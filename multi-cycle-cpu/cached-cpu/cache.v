==> flow/design.v <==
`timescale 1ns / 1ps
module cache(
    input clk,
    input reset_n,
    input       readC,
    input       writeC,
    output      readyC,
    input [15:0] address,
    inout [15:0] data_dp,    
    inout [63:0] data_mem,   
    output reg readM,
    output reg writeM,
    input       readyM
    );
    reg  [11:0] tag_bank  [3:0];
    reg         valid     [3:0];
    reg  [63:0] data_bank [3:0];
    reg         dirty     [3:0];      
    wire [11:0] tag;
    wire [1:0]  index;
    wire [1:0]  bo;                   
    wire        hit;
    reg         c_valid;
    reg  [15:0] num_hit;
    reg  [15:0] num_access;
    assign tag   = address[15:4];
    assign index = address[3:2];
    assign bo    = address[1:0];
    assign hit   = (tag == tag_bank[index]) && valid[index];
    assign readyC   = hit | c_valid;
    assign data_dp  = readyC ? data_bank[index][(bo * 16) +: 16] : 16'bz;
    assign data_mem = writeM ? data_bank[index] : 64'bz;
    always @ (negedge reset_n, posedge clk) begin
        if (!reset_n) begin
            tag_bank[0]  <= 0;
            tag_bank[1]  <= 0;
            tag_bank[2]  <= 0;
            tag_bank[3]  <= 0;
            valid[0]     <= 0;
            valid[1]     <= 0;
            valid[2]     <= 0;
            valid[3]     <= 0;
            data_bank[0] <= 0;
            data_bank[1] <= 0;
            data_bank[2] <= 0;
            data_bank[3] <= 0;
            dirty[0]     <= 0;
            dirty[1]     <= 0;
            dirty[2]     <= 0;
            dirty[3]     <= 0;
            readM        <= 0;
            writeM       <= 0;
            c_valid      <= 0;
            num_hit      <= 0;
            num_access   <= 0;
        end
        else begin
            if (readC) begin
                if (!hit) begin
                    if (dirty[index]) begin
                        if (writeM) begin
                            if (readyM) begin
                                dirty[index] <= 0;
                                writeM <= 0;
                            end
                        end
                        else writeM <= 1;
                    end
                    else if (readM) begin
                        if (readyM) begin
                            tag_bank[index]  <= tag;
                            valid[index]     <= 1;
                            data_bank[index] <= data_mem;
                            readM <= 0;
                        end
                    end
                    else readM <= 1;
                end
                else num_hit <= num_hit + 1;
            end
            if (writeC) begin
                if (!hit) begin
                    if (dirty[index]) begin
                        if (writeM) begin
                            if (readyM) begin
                                data_bank[index][(bo * 16) +: 16] <= data_dp;
                                writeM <= 0;
                            end
                        end
                        else writeM <= 1;
                    end
                end
                else begin
                    num_hit <= num_hit + 1;
                    if (data_bank[index][(bo * 16) +: 16] != data_dp) begin
                        data_bank[index][(bo * 16) +: 16] <= data_dp;
                        dirty[index] <= 1;
                    end
                end
            end
            if (readyM) c_valid <= 1;
            else c_valid <= 0;
        end
    end
endmodule
**Step by step through the tools: cache**

Tool output for the design above, in the order of the flow.
Lines are those of the file above, counted from 1.
Library cell names are shortened.
A cell with n/a has no value.

- Top: cache
- Clock input: clk
- Library: sky130hd
- Timing corner: tt_025C_1v80

**Word level**

Source: Yosys, flattened and elaborated. Widths are those after wreduce. Registers that Yosys merges into a memory's read port (data or address) are not register bits. Print and check cells do not count. Equal cells are merged and count once.

- Reduce/logical cells: 11
- Equality and inequality tests: 5
- Muxes and demuxes: 115
- $add $sub $neg: 1
- Shifts and indexed selects: 4
- Bitwise operators: 12

Operators with widths:

| kind | number |
|---|---|
| 64-bit 2-to-1 mux | 47 |
| 64-bit parallel mux with 2-bit select | 8 |
| 64-bit bitwise AND | 4 |
| 64-bit OR | 4 |
| 64-bit parallel mux with 4-bit select | 1 |
| 64-bit by 7-bit variable part select with 16-bit output | 2 |
| 16-bit by 33-bit variable shift with 64-bit output | 1 |
| 16-bit by 33-bit variable shift with 64-bit output (first input constant) | 1 |
| 64-bit inverter | 1 |
| 1-bit 2-to-1 mux | 55 |
| 12-bit parallel mux with 4-bit select | 1 |
| 6-bit negator with 33-bit output | 1 |
| 6-bit AND reduction | 4 |
| 16-bit != test | 1 |
| 16-bit 2-to-1 mux | 1 |
| 12-bit equality test | 1 |
| 3-bit OR reduction | 4 |
| 1-bit parallel mux with 4-bit select | 2 |
| 2-bit equality test (second input constant) | 2 |
| 3-bit AND reduction | 1 |
| 1-bit inverter | 2 |
| 2-bit by 1-bit equality test with 1-bit output (second input constant) | 1 |
| 2-bit zero test | 1 |
| 1-bit OR | 1 |
| 1-bit logical AND | 1 |

- Register bits: 315
- Elaborated cells: 167
- Output and inout port bits: 83

**Longest topological paths**

Yosys ltp: most cells in a row. Word level: on the elaborated netlist, between registers, memories and ports. Mapped: between sequential cells and ports; inverters and the memories' decode and read muxes count.

- Word-level depth: 17
- ABC_AREA: 0
- Gate-level depth with buffers: 11
- Depth with buffers taken out: 7

**Mapped cells and area**

Yosys stat after the flow's synthesis: flattened, memories mapped to cells. It holds for the ABC_AREA given above (unset counts as 0); a run with the other value may have another netlist.
Totals and module areas in this step are rounded.

Cell types:

| cell type | number | total area (um^2) |
|---|---|---|
| dfrtp_1 | 310 | 7757.44 |
| mux4_2 | 85 | 1.91E+03 |
| clkbuf_1 | 266 | 998.458 |
| mux2_2 | 31 | 349.085 |
| mux2_4 | 18 | 270.259 |
| mux2i_1 | 17 | 170.163 |
| xor2_1 | 9 | 78.826 |
| xnor2_1 | 8 | 70.067 |
| buf_6 | 6 | 67.565 |
| buf_2 | 7 | 35.034 |
| nor4_4 | 1 | 21.27 |
| and3_1 | 3 | 18.768 |
| buf_1 | 5 | 18.768 |
| buf_4 | 2 | 15.014 |
| nand2b_1 | 2 | 12.512 |
| nor2b_1 | 2 | 12.512 |
| or2_2 | 2 | 12.512 |
| and4_4 | 1 | 11.261 |

Not listed: further types 15, cells in them 17.

- Cell area after synthesis: 12000 um^2
- Flip-flop cells: 310
- Buffer cells: 286
- Standard cells after synthesis: 792

**Path before layout**

OpenSTA on the mapped netlist: ideal clock, no wires. The path of least setup slack (recovery checks aside). Input and output delay are each 20% of the period. Register names are those of the netlist, which keeps one name where synthesis merged equal registers.

- Kind: input to output
- From: input port address[2]
- To: output port data_dp[0]
- Stages: 6
- Path delay: 2214 ps
- Setup slack: 576 ps
- Period: 4650 ps
- External input delay: 930 ps
- External output delay: 930 ps
- Buffers on the path: 4
- Time at the first pin: 930 ps
- Arrival: 3144 ps
- Data required time: 3720 ps
- Synthesis period reached: 4074 ps

"path delay" is the arrival time less input delay plus setup time.
A path that ends at an output port has no setup time.
"stages": output pins that drive a net of the path, with the launching flip-flop's if there is one; two outputs of one cell count as two.
"synthesis period reached" is the clock period less the worst setup slack; recovery checks do not enter. This is arithmetic on one report: input and output delays are still those of the set period (20% each).
Between the ends stands the longest chain of elaborated cells between them, by number of cells; it is not shown to be the way that was timed. Of several equally long chains one is given.
A line is the first line of the expression or statement that the cell stems from. Yosys adds cells for indexed reads and writes and turns some case tables into memories.

- Cells stage by stage: buf_6 buf_2 buf_1 buf_2 mux4_2 mux4_2
- Length of the longest elaborated chain: 6
- Elaborated cells on any way between the ends: 12
- Classes of those cells: eq/ne: 4; shift: 1; mux: 4; logic: 1; reduce/logical: 2

Ends and longest elaborated chain, post-synthesis:

| what | RTL line | RTL |
|---|---|---|
| start, declared | 8 | `input [15:0] address,` |
| 2-bit equality test | 29 | `assign hit   = (tag == tag_bank[index]) && valid[index];` |
| 12-bit parallel mux with 4-bit select | 29 |  |
| 12-bit equality test | 29 |  |
| 1-bit logical AND | 29 |  |
| 1-bit OR | 30 | `assign readyC   = hit \| c_valid;` |
| 16-bit 2-to-1 mux | 31 | `assign data_dp  = readyC ? data_bank[index][(bo * 16) +: 16] : 16'bz;` |
| end, declared | 9 | `inout [15:0] data_dp,` |

Some nets on the timed path still bear RTL names; the line given drives or declares the net.

Named nets, post-synthesis:

| signal | RTL line | RTL |
|---|---|---|
| data_mem[48] | 32 | `assign data_mem = writeM ? data_bank[index] : 64'bz;` |

**Worst path after layout**

Path of least setup slack in the final report of job 1 (OpenROAD, finished layout, wires in). Where an end is a register, its clock arrival counts in the times.
The report prints the path's times to 10 ps; the period is as set.

- Kind: input to output
- From: input port address[3]
- To: output port data_dp[6]
- Buffers on the path: 4
- Setup slack: 380 ps
- Arrival: 4690 ps
- Period: 6340 ps
- Stages: 6
- External output delay: 1270 ps
- External input delay: 1270 ps
- Time at the first pin: 1270 ps
- Data required time: 5070 ps

Between the ends stands the longest chain of elaborated cells between them, by number of cells; it is not shown to be the way that was timed. Of several equally long chains one is given.

- Cells stage by stage: clkbuf_1 buf_1 clkbuf_1 clkbuf_1 mux4_2 mux4_2
- Length of the longest elaborated chain: 6
- Elaborated cells on any way between the ends: 12
- Classes of those cells: eq/ne: 4; shift: 1; mux: 4; logic: 1; reduce/logical: 2

Ends and longest elaborated chain, after layout:

| what | RTL line | RTL |
|---|---|---|
| start, declared | 8 | `input [15:0] address,` |
| 2-bit equality test | 29 | `assign hit   = (tag == tag_bank[index]) && valid[index];` |
| 12-bit parallel mux with 4-bit select | 29 |  |
| 12-bit equality test | 29 |  |
| 1-bit logical AND | 29 |  |
| 1-bit OR | 30 | `assign readyC   = hit \| c_valid;` |
| 16-bit 2-to-1 mux | 31 | `assign data_dp  = readyC ? data_bank[index][(bo * 16) +: 16] : 16'bz;` |
| end, declared | 9 | `inout [15:0] data_dp,` |

Some nets on the timed path still bear RTL names; the line given drives or declares the net.

Named nets, after layout:

| signal | RTL line | RTL |
|---|---|---|
| data_mem[54] | 32 | `assign data_mem = writeM ? data_bank[index] : 64'bz;` |

==> runs of cache <==
Stored flow runs of cache (2 of them; Yosys, OpenROAD, sky130hd). They differ in their settings and are not a sequence. Constraints: input delay and output delay 20% of the set period each, output load 0.01 pF.
"allowed time less slack (worst setup path)" = time allowed to the worst setup path (clock period - input delay - output delay, where it has them) - its slack; a late launch clock adds to it, a late capture clock takes from it.
By "power consumption" is meant OpenSTA's value without simulated activity: inputs other than the clock are taken to toggle once in ten clock periods, and the tool carries that through the logic.
"allowed time less slack (worst setup path)" is given in steps of 10 ps.
The measured numbers are rounded.

### Job 1

Settings: `period_ns=6.34`, `CORE_UTILIZATION=54`, `SETUP_SLACK_MARGIN=0.07`, `PLACE_DENSITY_LB_ADDON=0.13`, `CELL_PAD_IN_SITES_GLOBAL_PLACEMENT=2`, `GPL_TIMING_DRIVEN=0`, `GPL_ROUTABILITY_DRIVEN=0`, `CTS_CLUSTER_DIAMETER=336`, `MAX_ROUTING_LAYER=met5`, `CAP_MARGIN=20`, `CORE_MARGIN=2`, `SLEW_MARGIN=20`

- Power consumption: 4.44 mW
- Final setup TNS: 0 ps
- Standard-cell area after layout: 13700 um^2
- Chip area after synthesis (Yosys): 12000 um^2
- Setup slack of the critical path: 379 ps
- Allowed time less slack (worst setup path): 3420 ps
- Kind of the worst setup path: input to output
- Die outline area: 23300 um^2
- Utilization in the final report: 63.0%

### Job 2

Settings: `period_ns=7.45`, `CAP_MARGIN=20`, `CORE_MARGIN=2`, `CORE_UTILIZATION=40`, `SLEW_MARGIN=20`

- Power consumption: 3.77 mW
- Final setup TNS: 0 ps
- Standard-cell area after layout: 12700 um^2
- Chip area after synthesis (Yosys): 12000 um^2
- Setup slack of the critical path: 1790 ps
- Allowed time less slack (worst setup path): 2680 ps
- Kind of the worst setup path: input to output
- Die outline area: 31300 um^2
- Utilization in the final report: 43.0%
